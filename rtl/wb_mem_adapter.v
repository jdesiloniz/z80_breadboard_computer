==> flow/design.v <==
`default_nettype none
module wb_mem_adapter
#(
    parameter CPU_DATA_WIDTH = 8,
    parameter CPU_ADDR_WIDTH = 16,
    parameter ROM_ADDR_WIDTH = 14,
    parameter RAM_ADDR_WIDTH = 15,
    parameter ROM_ADDR_LIMIT = 16'h4000,
    parameter RAM_ADDR_LIMIT = 16'hA000,
    parameter UART_STATUS_ADDR = 16'hA000,
    parameter UART_ACCESS_ADDR = 16'hA001,
    parameter LED_ADDR = 16'hA002
)(
    input   wire                            i_reset_n,
    input   wire                            i_clk,
    input   wire                            i_wb_cyc,
    input   wire                            i_wb_stb,
    input   wire                            i_wb_we,
    input   wire    [CPU_ADDR_WIDTH-1:0]    i_wb_addr,
    input   wire    [CPU_DATA_WIDTH-1:0]    i_wb_data,
    output  reg                             o_wb_ack,
    output  reg                             o_wb_stall,
    output  reg     [CPU_DATA_WIDTH-1:0]    o_wb_data = ROM_DATA_ZERO,
    output  reg     [ROM_ADDR_WIDTH-1:0]    o_rom_addr,
    output  reg                             o_rom_stb,
    input   wire    [CPU_DATA_WIDTH-1:0]    i_rom_data,
    output  reg     [RAM_ADDR_WIDTH-1:0]    o_ram_addr,
    output  reg                             o_ram_stb,
    output  reg                             o_ram_wr,
    input   wire    [CPU_DATA_WIDTH-1:0]    i_ram_data,
    output  reg     [CPU_DATA_WIDTH-1:0]    o_ram_data,
    output  reg                             o_wb_rx_stb,
    output  reg                             o_wb_rx_cyc,
    input   wire    [CPU_DATA_WIDTH-1:0]    i_wb_rx_data,
    input   wire                            i_wb_rx_stall,
    input   wire                            i_wb_rx_ack,
    input   wire                            rx_empty,
    output  reg                             o_wb_tx_stb,
    output  reg                             o_wb_tx_cyc,
    output  reg     [CPU_DATA_WIDTH-1:0]    o_wb_tx_data,
    input   wire                            i_wb_tx_ack,
    input   wire                            i_wb_tx_stall,
    output  reg                             o_completed_op_led
);
    localparam ROM_DATA_ZERO = {CPU_DATA_WIDTH{1'b0}};
    reg                             request_rom_data;
    reg                             request_ram_data;
    reg                             request_uart_data_rx;
    reg                             request_uart_data_tx;
    reg                             request_switch_op_led;
    reg                             output_rom_data;
    reg                             output_ram_data;
    reg                             output_uart_data;
    reg                             output_uart_status;
    reg                             output_led_switch;
    always @(posedge i_clk) begin
        if (output_uart_status) begin
            o_wb_data <= reg_uart_status;
        end else if (output_uart_data) begin
            o_wb_data <= i_wb_rx_data;
        end else if (output_rom_data) begin
            o_wb_data <= i_rom_data;
        end else if (output_ram_data) begin
            o_wb_data <= i_ram_data;
        end
        o_wb_ack <= output_ram_data||output_rom_data||output_uart_data||output_uart_status||output_led_switch;
    end
    reg registered_led_value;
    always @(posedge i_clk) begin
        if (!i_reset_n) begin
            registered_led_value <= 1'b0;
        end else begin
            registered_led_value <= (request_switch_op_led) ? i_wb_data[0] : registered_led_value;
        end
    end
    always @(*) begin
        o_completed_op_led = registered_led_value;
    end
    always @(posedge i_clk) begin
        o_rom_stb       <= request_rom_data;    
        o_ram_stb       <= request_ram_data;
        o_ram_wr        <= request_ram_data && i_wb_we;
        o_ram_data      <= i_wb_data;
        o_wb_rx_cyc     <= request_uart_data_rx||transition_submit_result_uart_rx;
        o_wb_rx_stb     <= request_uart_data_rx;
        o_wb_tx_cyc     <= request_uart_data_tx||transition_submit_result_uart_tx;
        o_wb_tx_stb     <= request_uart_data_tx;
        o_wb_tx_data    <= i_wb_data;
    end
    reg [CPU_ADDR_WIDTH-1:0] tmp_ram_addr;
    always @(*) begin
        tmp_ram_addr    = i_wb_addr - ROM_ADDR_LIMIT;
    end
    always @(posedge i_clk) begin
        o_rom_addr      <= i_wb_addr[ROM_ADDR_WIDTH-1:0];        
        o_ram_addr      <= tmp_ram_addr[RAM_ADDR_WIDTH-1:0];
    end
    reg [CPU_DATA_WIDTH-1:0] reg_uart_status;
    localparam UART_STATUS_REG_GAP = CPU_DATA_WIDTH - 2;
    always @(*) begin
        reg_uart_status = {{UART_STATUS_REG_GAP{1'b0}}, i_wb_tx_stall, rx_empty};
    end
    localparam STATE_IDLE                       = 3'd0;
    localparam STATE_WAITING_FOR_ROM            = 3'd1;
    localparam STATE_WAITING_FOR_RAM            = 3'd2;
    localparam STATE_WAITING_FOR_UART_RX        = 3'd3;
    localparam STATE_WAITING_FOR_UART_TX        = 3'd4;
    localparam STATE_WAITING_FOR_UART_STATUS    = 3'd5;
    localparam STATE_WAITING_FOR_LED_SWITCH     = 3'd6;
    reg     [2:0]   state = STATE_IDLE;
    reg transition_wait_for_ram;        
    reg transition_wait_for_rom;        
    reg transition_wait_for_uart_rx;
    reg transition_wait_for_uart_tx;
    reg transition_wait_for_uart_status;
    reg transition_wait_for_led_switch;
    reg transition_submit_result_rom;
    reg transition_submit_result_ram;
    reg transition_submit_result_uart_rx;
    reg transition_submit_result_uart_tx;
    reg transition_submit_result_uart_status;    
    reg transition_submit_result_led_switch;     
    reg received_request;
    reg received_request_ram;
    reg received_request_rom;
    reg received_request_uart_tx;
    reg received_request_uart_rx;
    reg received_request_uart_status_read;
    reg received_request_led_switch;
    reg is_rom_request;
    reg is_ram_request;
    always @(*) begin
        received_request                            = i_wb_stb && i_wb_cyc && !o_wb_stall;
        is_rom_request                              = i_wb_addr < ROM_ADDR_LIMIT;
        is_ram_request                              = i_wb_addr >= ROM_ADDR_LIMIT && i_wb_addr < RAM_ADDR_LIMIT;
        received_request_rom                        = received_request && is_rom_request;
        received_request_ram                        = received_request && is_ram_request;
        received_request_uart_tx                    = received_request && i_wb_addr == UART_ACCESS_ADDR && i_wb_we;
        received_request_uart_rx                    = received_request && i_wb_addr == UART_ACCESS_ADDR && !i_wb_we;
        received_request_uart_status_read           = received_request && i_wb_addr == UART_STATUS_ADDR && !i_wb_we;
        received_request_led_switch                 = received_request && i_wb_addr == LED_ADDR && i_wb_we;
        if (!i_reset_n) begin
            transition_wait_for_rom                 = 1'b0;
            transition_wait_for_ram                 = 1'b0;
            transition_wait_for_uart_rx             = 1'b0;
            transition_wait_for_uart_tx             = 1'b0;
            transition_wait_for_uart_status         = 1'b0;
            transition_wait_for_led_switch          = 1'b0;
            transition_submit_result_rom            = 1'b0;
            transition_submit_result_ram            = 1'b0;
            transition_submit_result_uart_rx        = 1'b0;
            transition_submit_result_uart_tx        = 1'b0;
            transition_submit_result_uart_status    = 1'b0;
            transition_submit_result_led_switch     = 1'b0;
        end else begin
            transition_wait_for_rom                 = state == STATE_IDLE && i_reset_n && received_request_rom;
            transition_wait_for_ram                 = state == STATE_IDLE && i_reset_n && received_request_ram;
            transition_wait_for_uart_rx             = state == STATE_IDLE && i_reset_n && received_request_uart_rx;
            transition_wait_for_uart_tx             = state == STATE_IDLE && i_reset_n && received_request_uart_tx;
            transition_wait_for_uart_status         = state == STATE_IDLE && i_reset_n && received_request_uart_status_read;
            transition_wait_for_led_switch          = state == STATE_IDLE && i_reset_n && received_request_led_switch;
            transition_submit_result_rom            = state == STATE_WAITING_FOR_ROM && i_reset_n;
            transition_submit_result_ram            = state == STATE_WAITING_FOR_RAM && i_reset_n;
            transition_submit_result_uart_rx        = state == STATE_WAITING_FOR_UART_RX && i_reset_n;
            transition_submit_result_uart_tx        = state == STATE_WAITING_FOR_UART_TX && i_reset_n;
            transition_submit_result_uart_status    = state == STATE_WAITING_FOR_UART_STATUS && i_reset_n;
            transition_submit_result_led_switch     = state == STATE_WAITING_FOR_LED_SWITCH && i_reset_n;
        end        
    end
    always @(posedge i_clk) begin
        if (!i_reset_n||state > STATE_WAITING_FOR_LED_SWITCH) begin
            state <= STATE_IDLE;
        end else begin
            if (transition_wait_for_rom) begin
                state <= STATE_WAITING_FOR_ROM;
            end else if (transition_wait_for_ram) begin
                state <= STATE_WAITING_FOR_RAM;
            end else if (transition_wait_for_uart_rx) begin
                state <= STATE_WAITING_FOR_UART_RX;
            end else if (transition_wait_for_uart_tx) begin
                state <= STATE_WAITING_FOR_UART_TX;
            end else if (transition_wait_for_uart_status) begin
                state <= STATE_WAITING_FOR_UART_STATUS;
            end else if (transition_wait_for_led_switch) begin
                state <= STATE_WAITING_FOR_LED_SWITCH;
            end else if (transition_submit_result_rom) begin
                state <= STATE_IDLE;
            end else if (transition_submit_result_ram) begin
                state <= STATE_IDLE;
            end else if (transition_submit_result_uart_rx) begin
                state <= STATE_IDLE;
            end else if (transition_submit_result_uart_tx) begin
                state <= STATE_IDLE;
            end else if (transition_submit_result_uart_status) begin
                state <= STATE_IDLE;
            end else if (transition_submit_result_led_switch) begin
                state <= STATE_IDLE;
            end
        end
    end
    always @(*) begin
        request_rom_data            = transition_wait_for_rom;
        request_ram_data            = transition_wait_for_ram;
        request_uart_data_rx        = transition_wait_for_uart_rx;
        request_uart_data_tx        = transition_wait_for_uart_tx;
        request_switch_op_led       = transition_wait_for_led_switch;
        output_rom_data             = transition_submit_result_rom;
        output_ram_data             = transition_submit_result_ram;
        output_uart_data            = transition_submit_result_uart_rx;
        output_uart_status          = transition_submit_result_uart_status;
        output_led_switch           = transition_submit_result_led_switch;
    end
    always @(*) begin
        o_wb_stall = 1'b0;  
    end
endmodule
Reports on wb_mem_adapter:

What the tools print for wb_mem_adapter, step after step.
Line numbers count from 1 in the design file above.
Operators carry their Yosys type and port widths (W data, S select, Z words).
A cell with - has no value.

* design top: wb_mem_adapter
* clock: i_clk
* library: sky130hd
* corner: tt_025C_1v80

After elaboration:

Counts by Yosys on the flattened word-level netlist (proc, flatten, opt, wreduce; memories kept). Register bits leave out memories and registers merged into their read ports (data or address). Print and check cells are left out. Cells with the same type and inputs are merged into one.

* elaborated cells: 100
* flip-flop bits (word level): 57
* input bits: 58

* reductions and logical operators: 41
* $lt $le $gt $ge: 4
* mux-type cells: 28
* equality and inequality tests: 9
* $add $sub $neg: 1

Operators by type and width (number)
* $eq A16 B16 Y1 const B: 3
* $mux W3: 9
* $logic_and A1 B1 Y1: 25
* $mux W8: 3
* $ge A16 B15 Y1 const B: 1
* $lt A16 B15 Y1 const B: 1
* $lt A16 B16 Y1 const B: 1
* $sub A15 B15 Y15 const B: 1
* $mux W1: 13
* $reduce_bool A12 Y1: 1
* $reduce_bool A11 Y1: 1
* $eq A3 B3 Y1 const B: 3
* $reduce_bool A9 Y1: 1
* $logic_or A1 B1 Y1: 7
* $eq A3 B2 Y1 const B: 2
* $mux W2: 3
* $reduce_bool A4 Y1: 1
* $reduce_or A4 Y1: 1
* $eq A3 B1 Y1 const B: 1
* $gt A3 B3 Y1 const B: 1
* $logic_not A3 Y1: 1
* $logic_not A1 Y1: 2
* $reduce_or A2 Y1: 1

Depth:

Longest topological path by Yosys (ltp), each cell counted once; first at word level (registers and memories cut), then after technology mapping (sequential cells cut; the memories' decode and read muxes count).

* word-level depth: 15
* ABC_AREA: 0
* depth in mapped cells: 5

Mapped cells and area:

The flow's flattened synthesis, as Yosys stat reports it; memories are mapped. The netlist is that of the ABC_AREA named above (0 if unset); the other value can give another one.
Totals and module areas in this step are rounded.

* standard cells after synthesis: 148
* buffer cells: 27
* flip-flop cells: 43
* area of sequential cells: 880 um2
* cell area after synthesis: 1600 um2

Cells by type (number)
* sky130_fd_sc_hd__dfxtp_1: 41
* sky130_fd_sc_hd__buf_4: 23
* sky130_fd_sc_hd__mux2_2: 8
* sky130_fd_sc_hd__edfxtp_1: 2
* sky130_fd_sc_hd__a22oi_1: 6
* sky130_fd_sc_hd__o21ai_1: 7
* sky130_fd_sc_hd__nand2_1: 9
* sky130_fd_sc_hd__nor2_1: 8
* sky130_fd_sc_hd__and4bb_1: 2
* sky130_fd_sc_hd__nor3b_1: 3
* sky130_fd_sc_hd__o32ai_1: 2
* sky130_fd_sc_hd__a21oi_1: 3
* sky130_fd_sc_hd__clkbuf_1: 4
* sky130_fd_sc_hd__inv_1: 4
* sky130_fd_sc_hd__nand2b_1: 2
* sky130_fd_sc_hd__nor2b_1: 2
* sky130_fd_sc_hd__nor4_1: 2
* sky130_fd_sc_hd__o22ai_1: 2

Other cell types: 16; their cells: 18.

Timing after synthesis:

OpenSTA on the mapped netlist: ideal clock, no wires. The path of least setup slack (recovery checks aside). Input and output delay are each 20% of the period. Register names are those of the netlist, which keeps one name where synthesis merged equal registers.

* path kind: reg2reg
* from: register state[0]
* to: register o_wb_rx_cyc
* library setup time: 69 ps
* launch time at the first pin: 0 ps
* path buffers: 0
* path delay: 1441 ps
* required time: 1751 ps
* period: 1820 ps
* data arrival time: 1372 ps
* stages: 5
* setup slack: 379 ps
* synthesis period reached: 1441 ps

"path delay" is the arrival time less input delay plus setup time.
"stages" counts driving pins, that of a launching flip-flop among them; a cell with two outputs on the path counts twice.
"synthesis period reached" is the clock period less the worst setup slack; recovery checks do not enter. This is arithmetic on one report: input and output delays are still those of the set period (20% each).
The rows between start and end are the longest chain of elaborated cells between them; the timing report does not say that the signal goes this way. Where chains are equally long, one stands for them.
Each line given opens the expression or statement behind the cell; cells for indexed reads and writes are added by Yosys, which also makes memories of some case tables.
A register here has more assigning lines than the two given.

* cell sequence: sky130_fd_sc_hd__dfxtp_1 sky130_fd_sc_hd__and4bb_1 sky130_fd_sc_hd__nand4b_1 sky130_fd_sc_hd__or4_1 sky130_fd_sc_hd__o21ai_1
* length of the longest elaborated chain: 5
* elaborated cells between the ends (all ways): 8

RTL lines, path after synthesis
* start, declared: line 110 `reg     [2:0]   state = STATE_IDLE;`
* start, assigned: line 172 `state <= STATE_IDLE;`
* start, assigned: line 175 `state <= STATE_WAITING_FOR_ROM;`
* $logic_not A3 Y1: line 158 `transition_wait_for_uart_rx             = state == STATE_IDLE && i_reset_n && received_request_uart_rx;`
* $logic_and A1 B1 Y1 (2 in a row): line 158
* $mux W1: line 142 `if (!i_reset_n) begin`
* $logic_or A1 B1 Y1: line 84 `o_wb_rx_cyc     <= request_uart_data_rx||transition_submit_result_uart_rx;`
* end, assigned: line 84
* end, declared: line 33 `output  reg                             o_wb_rx_cyc,`

==> runs of wb_mem_adapter <==
Design wb_mem_adapter on sky130hd. What follows are 2 stored runs of the flow, each under its own settings; their order means nothing. The constraints put input and output delay at 20% of the set period each and load the outputs with 0.01 pF.

### Entry A

==> flow/run.sh <==
#!/bin/bash
# the make line also repeats the synthesis and layout settings of config.mk as NAME=value (left out here)
make -C /OpenROAD-flow-scripts/flow DESIGN_CONFIG=/design/flow/config.mk WORK_HOME=/design/flow/orfs CLKGATE_MAP_FILE= finish
==> flow/config.mk <==
export PLATFORM = sky130hd
export DESIGN_NAME = wb_mem_adapter
export DESIGN_NICKNAME = wb_mem_adapter
export VERILOG_FILES = /design/flow/design.v
export SDC_FILE = /design/flow/constraint.sdc
export NUM_CORES = 4
export LEC_CHECK = 0
export CAP_MARGIN = 20
export CORE_ASPECT_RATIO = 1.86
export CORE_MARGIN = 2
export CORE_UTILIZATION = 57
export PLACE_DENSITY_LB_ADDON = 0.16
export SLEW_MARGIN = 20
export TNS_END_PERCENT = 5
==> flow/constraint.sdc <==
create_clock -name core_clock -period 1.39 [get_ports {i_clk}]
set_input_delay 0.2780 -clock core_clock [delete_from_list [all_inputs] [get_ports {i_clk}]]
set_output_delay 0.2780 -clock core_clock [all_outputs]
set_load 0.01 [all_outputs]

Outcome of entry A: unfinished; error FLW-0024 in placement

### Entry B

==> flow/run.sh <==
#!/bin/bash
# the make line also repeats the synthesis and layout settings of config.mk as NAME=value (left out here)
make -C /OpenROAD-flow-scripts/flow DESIGN_CONFIG=/design/flow/config.mk WORK_HOME=/design/flow/orfs CLKGATE_MAP_FILE= finish
==> flow/config.mk <==
export PLATFORM = sky130hd
export DESIGN_NAME = wb_mem_adapter
export DESIGN_NICKNAME = wb_mem_adapter
export VERILOG_FILES = /design/flow/design.v
export SDC_FILE = /design/flow/constraint.sdc
export NUM_CORES = 4
export LEC_CHECK = 0
export ABC_AREA = 1
export CAP_MARGIN = 20
export CELL_PAD_IN_SITES_GLOBAL_PLACEMENT = 1
export CORE_MARGIN = 3
export CORE_UTILIZATION = 44
export CTS_CLUSTER_SIZE = 100
export MIN_ROUTING_LAYER = met1
export PLACE_DENSITY_LB_ADDON = 0.27
export SETUP_SLACK_MARGIN = -0.05
export SLEW_MARGIN = 20
export TNS_END_PERCENT = 50
==> flow/constraint.sdc <==
create_clock -name core_clock -period 1.3 [get_ports {i_clk}]
set_input_delay 0.2600 -clock core_clock [delete_from_list [all_inputs] [get_ports {i_clk}]]
set_output_delay 0.2600 -clock core_clock [all_outputs]
set_load 0.01 [all_outputs]

Outcome of entry B: unfinished; error FLW-0024 in placement
